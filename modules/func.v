==> flow/design.v <==
`timescale 1ns / 1ps
module adder (           
        input [ 13 : 0 ] a_bi, 
        input [ 13 : 0 ] b_bi,         
        output [ 13 : 0 ] y_bo
    );
    assign y_bo = a_bi + b_bi; 
endmodule
`timescale 1ns / 1ps
module cbrt (        
        input clk_i,
        input rst_i,        
        input [ 7 : 0 ] a_bi,       
        input start_i,
        output [ 1 : 0 ] busy_o,   
        output reg [ 3 : 0 ] y_bo
    );
    localparam IDLE = 4'h0;
    localparam WORK_START_STEP = 4'h1;    
    localparam WORK_CALC_B_1 = 4'h2;  
    localparam WORK_CALC_B_2 = 4'h3;  
    localparam WORK_CALC_B_3 = 4'h4;  
    localparam WORK_CALC_B_4 = 4'h5;
    localparam WORK_CALC_B_5 = 4'h6;   
    localparam WORK_CHECK = 4'h7;  
    localparam WORK_SUB_RES = 4'h8; 
    reg signed [4:0] s;
    wire end_step;
    reg [7:0] x;
    reg [13:0] b, y, tmp1, tmp2;
    reg [3:0] state;
    reg   [7:0] mult1_a;
    reg   [7:0] mult1_b;
    wire [15:0] mult1_y;
    reg  mult1_start;
    wire  mult1_busy;
    mult mult1( .clk_i(clk_i), .rst_i(rst_i), .a_bi(mult1_a), .b_bi(mult1_b), .start_i(mult1_start), .busy_o(mult1_busy), .y_bo(mult1_y));
    reg [13:0] sum_a;
    reg [13:0] sum_b;
    wire [13:0] sum_y;
    adder adder1(.a_bi(sum_a), .b_bi(sum_b), .y_bo(sum_y));
    reg [13:0] sub_a;
    reg [13:0] sub_b;
    wire [13:0] sub_y;
    sub sub1(.a_bi(sub_a), .b_bi(sub_b), .y_bo(sub_y));
    assign end_step = (s == 'b11101);  
    assign busy_o = (state != IDLE);
    always @(posedge clk_i) begin
        if (rst_i) begin
            y_bo <= 0;
            s <= 0;
            mult1_start <= 0;
            state <= IDLE;
        end else begin
            case (state)
                IDLE:
                    begin
                        if (start_i) begin
                            y_bo <= 0; 
                            mult1_start <= 0;
                            state <= WORK_START_STEP;
                            x <= a_bi;
                            s <= 'd12;
                            y <= 0;
                        end
                    end
                WORK_START_STEP:
                    begin
                        if (end_step) begin
                            state <= IDLE;
                            y_bo <= y;
                        end else begin
                            y <= y << 1;
                            state <= WORK_CALC_B_1;
                        end
                    end  
                WORK_CALC_B_1:
                    begin 
                        tmp1 <= y << 1; 
                        sum_a <= y;
                        sum_b <= 1;
                        state <= WORK_CALC_B_2;
                    end
                WORK_CALC_B_2:
                    begin
                        tmp2 <= sum_y;
                        sum_a <= y;
                        sum_b <= tmp1;
                        state <= WORK_CALC_B_3;
                    end
                WORK_CALC_B_3:
                    begin
                        mult1_a <= sum_y;
                        mult1_b <= tmp2;
                        mult1_start <= 1;
                        state <= WORK_CALC_B_4;
                     end
                WORK_CALC_B_4:
                     begin
                        mult1_start <= 0;
                        if(~mult1_busy && ~mult1_start) begin  
                            sum_a <= mult1_y;
                            sum_b <= 1;
                            state <= WORK_CALC_B_5;
                        end
                    end
                WORK_CALC_B_5:
                     begin
                            b <= sum_y << s;
                            sub_a <= s;
                            sub_b <= 3;
                            state <= WORK_CHECK;
                      end
                WORK_CHECK:
                    begin
                        s <= sub_y;
                        if (x >= b) begin
                            sub_a <= x;
                            sub_b <= b;
                            y <= tmp2;
                            state <= WORK_SUB_RES;
                        end else begin
                            state <= WORK_START_STEP;
                        end
                    end
                WORK_SUB_RES:
                    begin
                        x <= sub_y;
                        state <= WORK_START_STEP;
                    end
            endcase
        end
    end
endmodule
module clk_div(
    input clk,
    output clk2
);
reg [9:0]cnt = 0;
assign clk2 = cnt[9];
always @(posedge clk) begin
    cnt <= cnt + 10'b1;
end
endmodule
module dig_to_sig(
    input data,
    output reg [6:0]segments
);
always @(*) begin
    case (data)
        1'b0: segments <= 7'b1111110;
        1'b1: segments <= 7'b0110000;
    endcase
end
endmodule
module display(
    input clk,
    input [4:0]data,
    output [4:0]anodes,
    output [6:0]segments
);
reg [2:0]i = 0;
assign anodes = (5'b1 << i);
always @(posedge clk) begin
    if (i[2] == 1) begin
        i <= 3'b0;
    end else begin
         i <= i + 3'b1;
    end
end
wire b = data[i];
dig_to_sig dig_to_sig1(.data(b), .segments(segments));
endmodule
`timescale 1ns / 1ps
module func (        
        input clk_i,
        input rst_i,        
        input [ 7 : 0 ] a_bi,    
        input [ 7 : 0 ] b_bi,    
        input start_i,
        output [ 1 : 0 ] busy_o,   
        output reg [ 4 : 0 ] y_bo
    );
    localparam IDLE = 3'h0;
    localparam WORK_CALC_B = 3'h1;    
    localparam WORK_CALC_SUM = 3'h2;  
    localparam WORK_CALC_SQRT = 3'h3;  
    localparam WORK_CALC_END = 3'h4;  
    reg [7:0] a;
    reg [7:0] b;
    reg [2:0] state;
    reg  [9:0] sqrt_a;
    wire [4:0] sqrt_y;
    reg  sqrt_start;
    wire  sqrt_busy;
    sqrt sqrt1( .clk_i(clk_i), .rst_i(rst_i), .a_bi(sqrt_a), .start_i(sqrt_start), .busy_o(sqrt_busy), .y_bo(sqrt_y));
    reg   [7:0] cbrt_a;
    wire [3:0] cbrt_y;
    reg  cbrt_start;
    wire  cbrt_busy;
    cbrt cbrt1( .clk_i(clk_i), .rst_i(rst_i), .a_bi(cbrt_a), .start_i(cbrt_start), .busy_o(cbrt_busy), .y_bo(cbrt_y));
    reg [13:0] sum_a;
    reg [13:0] sum_b;
    wire [13:0] sum_y;
    adder adder1(.a_bi(sum_a), .b_bi(sum_b), .y_bo(sum_y));
    top top1 (.clk(clk_i), .y_bi(y_bo));
    assign busy_o = (state != IDLE);
    always @(posedge clk_i) begin
        if (rst_i) begin
            y_bo <= 0;
            cbrt_start <= 0;
            sqrt_start <= 0;
            state <= IDLE;
        end else begin
            case (state)
                IDLE:
                    begin
                        if (start_i) begin
                            y_bo <= 0; 
                            cbrt_start <= 0;
                            sqrt_start <= 0;
                            state <= WORK_CALC_B;
                            a <= a_bi;
                            b <= b_bi;
                            sum_a <= 0;
                        end
                    end
                WORK_CALC_B:
                    begin
                        cbrt_a <= b_bi;
                        cbrt_start <= 1;
                        state <= WORK_CALC_SUM;
                    end  
                WORK_CALC_SUM:
                    begin 
                        cbrt_start <= 0;
                        if(~cbrt_busy && ~cbrt_start) begin  
                            sum_a <= sum_a | cbrt_y;
                            sum_b <= a;
                            state <= WORK_CALC_SQRT;
                        end
                    end
                WORK_CALC_SQRT:
                    begin
                        sqrt_a <= sum_y;
                        sqrt_start <= 1;
                        state <= WORK_CALC_END;
                    end
                WORK_CALC_END:
                    begin
                        sqrt_start <= 0;
                        if(~sqrt_busy && ~sqrt_start) begin  
                            y_bo <= sqrt_y;
                            state <= IDLE;
                        end
                     end
            endcase
        end
    end
endmodule
`timescale 1ns / 1ps
module mult (        
        input clk_i,
        input rst_i,        
        input [ 7 : 0 ] a_bi,
        input [ 7 : 0 ] b_bi,        
        input start_i,
        output busy_o,        
        output reg [ 15 : 0 ] y_bo
    );
    localparam IDLE = 1'b0;
    localparam WORK = 1'b1;    
    reg [2:0] ctr;
    wire [2:0] end_step;    
    wire [7:0] part_sum;
    wire [15:0] shifted_part_sum;    
    reg [7:0] a, b;
    reg [15:0] part_res;    
    reg state;
    assign part_sum = a&{8{b[ctr]}};    
    assign shifted_part_sum = part_sum << ctr;
    assign end_step = (ctr == 3'h7);    
    assign busy_o = state;
    always @(posedge clk_i)
        if (rst_i) begin            
            ctr <= 0;
            part_res <= 0;            
            y_bo <= 0;
            state <= IDLE;        
        end else begin
            case (state)                
                IDLE :
                    if (start_i) begin                        
                        state <= WORK;
                        a <= a_bi;                        
                        b <= b_bi;
                        ctr <= 0;                        
                        part_res <= 0;
                    end                
                WORK:
                    begin                        
                        if (end_step) begin
                            state <= IDLE;                            
                            y_bo <= part_res;
                        end                        
                        part_res <= part_res + shifted_part_sum;
                        ctr <= ctr + 1;                    
                    end
            endcase  
        end
endmodule
`timescale 1ns / 1ps
module sqrt (        
        input clk_i,
        input rst_i,        
        input [ 9 : 0 ] a_bi,       
        input start_i,
        output [ 1 : 0 ] busy_o,   
        output reg [ 4 : 0 ] y_bo
    );
    localparam IDLE = 2'h0;
    localparam WORK_CALC = 2'h1;    
    localparam WORK_COLLECT = 2'h2;  
    reg [8:0] ctr;  
    wire end_step = (ctr == 0);   
    reg [9:0] part_res;  
    reg [9:0] b;   
    reg [9:0] a;  
    reg [1:0] state;
    reg [13:0] sub_a;
    reg [13:0] sub_b;
    wire [13:0] sub_y;
    sub sub1(.a_bi(sub_a), .b_bi(sub_b), .y_bo(sub_y));
    wire a_more_than_b = (a >= sub_b); 
    assign busy_o = (state != IDLE);
    always @(posedge clk_i)
        if (rst_i) begin            
            ctr <= 0;
            part_res <= 0;            
            y_bo <= 0;
            state <= IDLE;        
        end else begin
            case (state)                
                IDLE :
                    if (start_i) begin                        
                        state <= WORK_CALC;
                        a <= a_bi;    
                        ctr <= 1 << 8;                        
                        part_res <= 0;
                    end                
                WORK_CALC:
                    begin                        
                        if (end_step) begin
                            state <= IDLE;                            
                            y_bo <= part_res[4:0];
                        end else begin 
                            state <= WORK_COLLECT;                       
                            part_res <= part_res >> 1;
                            sub_b <= part_res | ctr;
                            sub_a <= a;
                        end                   
                    end
                 WORK_COLLECT:
                    begin                        
                        if (a_more_than_b) begin
                            a <= sub_y;                        
                            part_res <= part_res | ctr;
                        end 
                        b <= sub_b;
                        state <= WORK_CALC;                       
                        ctr <= ctr >> 2;               
                    end
            endcase  
        end
endmodule
`timescale 1ns / 1ps
module sub (           
        input [ 13 : 0 ] a_bi, 
        input [ 13 : 0 ] b_bi,         
        output [ 13 : 0 ] y_bo
    );
    assign y_bo = a_bi - b_bi; 
endmodule
module top(
    input clk,
    input [ 4 : 0 ] y_bi,
    output DS_EN1, DS_EN2, DS_EN3, DS_EN4, DS_EN5,
    output DS_A, DS_B, DS_C, DS_D, DS_E, DS_F, DS_G
);
wire [4:0] anodes;
assign {DS_EN1, DS_EN2, DS_EN3, DS_EN4, DS_EN5} = ~anodes;
wire [6:0]segments;
assign {DS_A, DS_B, DS_C, DS_D, DS_E, DS_F, DS_G} = segments;
wire clk2;
clk_div clk_div(.clk(clk), .clk2(clk2));
display disp(.clk(clk2), .data(y_bi), .anodes(anodes), .segments(segments));
endmodule
=== Step by step through the tools: func ===
Tool output for the design above, in the order of the flow.
Lines are those of the file above, counted from 1.
Operators: Yosys type, input widths -> output width; for muxes data width and select width s.
Library cell names are shortened.
A cell with - has no value.

* Top: func
* Clock input: clk_i
* Library: sky130hd
* Corner: tt_025C_1v80

=== Word level ===
Counts by Yosys on the flattened word-level netlist (proc, flatten, opt, wreduce; memories kept). Register bits leave out memories and registers merged into their read ports (data or address). Print and check cells are left out.

* Add/sub/neg operators: 6
* Magnitude comparators: 2
* Equal/unequal tests: 28
* Shifts and indexed selects: 3
* Muxes and demuxes: 58
* Bitwise operators: 12
* Reduce/logical cells: 58

{| class="wikitable"
|+ Operators by type and width
! operator !! count
|-
| $mux 14 || 7
|-
| $pmux 14 s3 || 2
|-
| $pmux 14 s2 || 2
|-
| $mux 10 || 5
|-
| $pmux 8 s2 || 3
|-
| $pmux 4 s9 || 1
|-
| $reduce_and 3->1 || 11
|-
| $pmux 16 s2 || 1
|-
| $pmux 10 s3 || 1
|-
| $reduce_and 2->1 || 14
|-
| $reduce_bool 3->1 || 8
|-
| $mux 8 || 3
|-
| $or 10x9->10 || 2
|-
| $pmux 10 s2 || 1
|-
| $pmux 5 s2 || 2
|-
| $mux 4 || 5
|-
| $reduce_bool 2->1 || 9
|-
| $pmux 9 s2 || 1
|-
| $add 16x16->16 || 1
|-
| $eq 4x3->1 const B || 4
|-
| $reduce_and 4->1 || 4
|-
| $shl 8x3->16 || 1
|-
| $mux 16 || 1
|-
| $pmux 3 s5 || 1
|-
| $mux 5 || 3
|-
| $add 14x14->14 || 1
|-
| $or 14x4->14 || 1
|-
| $shl 14x5->14 || 1
|}

Not listed: further kinds 39, cells in them 71.

* Register bits after elaboration: 301
* Elaborated cells: 204

=== Longest topological paths ===
Depth = most cells in a row (Yosys ltp): at word level without a register or memory, in the mapped netlist without a sequential cell, where the memories' decode and read muxes count.

* Word-level depth: 5
* ABC_AREA: 0
* Gate-level depth with buffers: 16

=== After synthesis ===
Source: synth_stat.txt of the flow (Yosys; design flattened, memories mapped). It holds for the ABC_AREA given above (unset counts as 0); a run with the other value may have another netlist.

{| class="wikitable"
|+ Cell types
! cell type !! count !! total area (um2)
|-
| edfxtp_1 || 205 || 6.16E+03
|-
| dfxtp_1 || 77 || 1.54E+03
|-
| ha_1 || 69 || 863.328
|-
| a21oi_1 || 95 || 475.456
|-
| nand2_1 || 123 || 461.693
|-
| nor2_1 || 93 || 349.085
|-
| mux2_2 || 23 || 258.998
|-
| o21ai_0 || 50 || 250.24
|-
| inv_1 || 59 || 221.462
|-
| clkbuf_1 || 52 || 195.187
|-
| xnor2_1 || 21 || 183.926
|-
| mux2i_1 || 16 || 160.154
|-
| mux4_2 || 7 || 157.651
|-
| nor3_1 || 31 || 155.149
|-
| a22o_1 || 17 || 148.893
|-
| nand3_1 || 29 || 145.139
|-
| and2_1 || 23 || 143.888
|-
| xor2_1 || 13 || 113.859
|}

Other cell types: 54; their cells: 250.

* Cells in the netlist: 1253
* Cell area after synthesis: 0.0138733 mm2
* Sequential part of the area: 0.0076974 mm2
* Flip-flop cells: 282
* Buffer cells: 63

By module: a second synthesis without flattening, with its own total; a netlist apart from the flattened one above.

* Cells (unflattened synthesis): 1534
* Area (unflattened synthesis): 0.0161955 mm2

Rows give one instance, submodules left out.

{| class="wikitable"
|+ By module
! module !! times used !! cells !! area (mm2) !! sequential area (mm2)
|-
| cbrt || 1 || 441 || 0.0061947 || 0.004184
|-
| mult || 1 || 341 || 0.0029703 || 0.0012012
|-
| sqrt || 1 || 198 || 0.0022684 || 0.0012912
|-
| func || 1 || 112 || 0.0016891 || 0.0013413
|-
| sub || 2 || 111 || 0.000787 || 0
|-
| adder || 2 || 110 || 0.0007495 || 0
|}

=== Timing after synthesis ===
Path of least setup slack by OpenSTA after synthesis, without wires, with an ideal clock, recovery checks aside; 20% of the period is set as input and as output delay. Where synthesis merged equal registers, the netlist keeps one of their names.

* Kind: input port to flip-flop
* Start: input port rst_i
* End: register cbrt1.sum_a[0]
* Period: 4.51 ns
* Time at the first pin: 0.902 ns
* Arrival: 3.277 ns
* Path slack: 0.785 ns
* Delay of the path: 2.823 ns
* Stages on the path: 3
* Path buffers: 2
* Synthesis period reached: 3.725 ns

"delay of the path" is the arrival time less input delay plus setup time.
"stages on the path": output pins that drive a net of the path, with the launching flip-flop's if there is one; two outputs of one cell count as two.
"synthesis period reached" = period - worst setup slack (recovery checks aside). The figure is calculated, with input and output delays left at 20% of the set period.
Between the ends stands the longest chain of elaborated cells between them, by number of cells; it is not shown to be the way that was timed. Of several equally long chains one is given.
A line is the first line of the expression or statement that the cell stems from. Yosys adds cells for indexed reads and writes and turns some case tables into memories.
At most two assigning lines are given for a register; there are more.

* Cells stage by stage: clkbuf_1 clkbuf_1 nor3_1
* Length of the longest elaborated chain: 2
* Elaborated cells on any way between the ends: 2
* Those cells by class: 1 x logic; 1 x reduce/logical

{| class="wikitable"
|+ Ends and longest elaborated chain, post-synthesis
! what !! RTL line !! text
|-
| start, declared || 177 || <nowiki>input rst_i,</nowiki>
|-
| $not 1->1 || - ||
|-
| $reduce_and 3->1 || - ||
|-
| end, assigned || 80 || <nowiki>sum_a <= y;</nowiki>
|-
| end, assigned || 87 || <nowiki>sum_a <= y;</nowiki>
|-
| end, declared || 38 || <nowiki>reg [13:0] sum_a;</nowiki>
|}

=== Path in the finished layout ===
From the final timing report of job 1: the path of least setup slack in the routed layout; clock arrival at registers is part of the times.

* Kind: flip-flop to flip-flop
* Start: register cbrt1.mult1.ctr[0]
* End: register cbrt1.mult1.part_res[10]
* Period: 2.56 ns
* Time at the first pin: 0.51 ns
* Arrival: 3.61 ns
* Path slack: -0.59 ns
* Stages on the path: 16
* Path buffers: 3

Between the ends stands the longest chain of elaborated cells between them, by number of cells; it is not shown to be the way that was timed. Of several equally long chains one is given.
At most two assigning lines are given for a register; there are more.

* Cells stage by stage: dfxtp_4 mux4_2 nand2_2 and2_4 a211oi_2 nand2_1 o31ai_2 ha_1 buf_4 buf_4 buf_4 nor3_1 a311oi_2 a21oi_2 or4b_4 nand3_2
* Length of the longest elaborated chain: 5
* Elaborated cells on any way between the ends: 5
* Those cells by class: 1 x add/sub; 2 x shift; 1 x mux; 1 x logic

{| class="wikitable"
|+ Ends and longest elaborated chain, post-layout
! what !! RTL line !! text
|-
| start, declared || 273 || <nowiki>reg [2:0] ctr;</nowiki>
|-
| start, assigned || 286 || <nowiki>ctr <= 0;</nowiki>
|-
| start, assigned || 307 || <nowiki>ctr <= ctr + 1;</nowiki>
|-
| $shiftx 8x3->1 || 280 || <nowiki>assign part_sum = a&{8{b[ctr]}};</nowiki>
|-
| $and 8x8->8 || 280 ||
|-
| $shl 8x3->16 || 281 || <nowiki>assign shifted_part_sum = part_sum << ctr;</nowiki>
|-
| $add 16x16->16 || 306 || <nowiki>part_res <= part_res + shifted_part_sum;</nowiki>
|-
| $pmux 16 s2 || 291 || <nowiki>case (state)</nowiki>
|-
| end, assigned || 287 || <nowiki>part_res <= 0;</nowiki>
|-
| end, assigned || 306 ||
|-
| end, declared || 278 || <nowiki>reg [15:0] part_res;</nowiki>
|}

==> runs of func <==
Flow measurements of func on sky130hd: 2 stored runs with different settings, listed in no order. Input and output delays are each 20% of the period that was set; the output load is 0.01 pF.
"period achieved" = clock period - worst setup slack. The figure is calculated, with input and output delays left at 20% of the set period.
By "worst path time" is meant the share of the clock period that the worst setup path is allowed (20% is reserved at inputs, 20% at outputs), minus its slack. Clock arrival times at its registers enter into it.
By "total design power" is meant OpenSTA's value without simulated activity: inputs other than the clock are taken to toggle once in ten clock periods, and the tool carries that through the logic.

=== Job 1 ===
{| class="wikitable"
! Setting !! Value
|-
| period_ns || 2.56
|-
| CORE_UTILIZATION || 32
|-
| PLACE_DENSITY || 0.58
|-
| HOLD_SLACK_MARGIN || -0.04
|-
| CORE_MARGIN || 3
|-
| CELL_PAD_IN_SITES_GLOBAL_PLACEMENT || 2
|-
| GPL_TIMING_DRIVEN || 1
|-
| GPL_ROUTABILITY_DRIVEN || 0
|-
| CAP_MARGIN || 0
|-
| SLEW_MARGIN || 20
|-
! Result !! Value
|-
| Netlist area reported by Yosys || 0.0138733 mm2
|-
| Area of the die || 0.0458881 mm2
|-
| Standard-cell area after routing || 0.0176494 mm2
|-
| Utilization after layout || 41.6 %
|-
| Setup slack of the worst path || -0.588 ns
|-
| Sum of negative setup slack || -4.884 ns
|-
| Smallest hold slack || 0.341 ns
|-
| Total design power || 13549 µW
|-
| Period achieved || 3.148 ns
|-
| Worst path time || 3.15 ns
|-
| Kind of the worst setup path || flip-flop to flip-flop
|}

=== Job 2 ===
{| class="wikitable"
! Setting !! Value
|-
| period_ns || 3.92
|-
| CORE_UTILIZATION || 63
|-
| SETUP_SLACK_MARGIN || -0.24
|-
| PLACE_DENSITY || 0.52
|-
| TNS_END_PERCENT || 70
|-
| ABC_AREA || 1
|-
| GPL_ROUTABILITY_DRIVEN || 1
|-
| CAP_MARGIN || 5
|-
| SLEW_MARGIN || 15
|-
| CORE_MARGIN || 2
|-
! Result !! Value
|-
| Netlist area reported by Yosys || 0.0138658 mm2
|-
| Area of the die || 0.023212 mm2
|-
| Standard-cell area after routing || 0.0153835 mm2
|-
| Utilization after layout || 70.9 %
|-
| Setup slack of the worst path || 0.388 ns
|-
| Sum of negative setup slack || 0.000 ns
|-
| Smallest hold slack || 0.413 ns
|-
| Total design power || 9389 µW
|-
| Period achieved || 3.532 ns
|-
| Worst path time || 3.53 ns
|-
| Kind of the worst setup path || flip-flop to flip-flop
|}
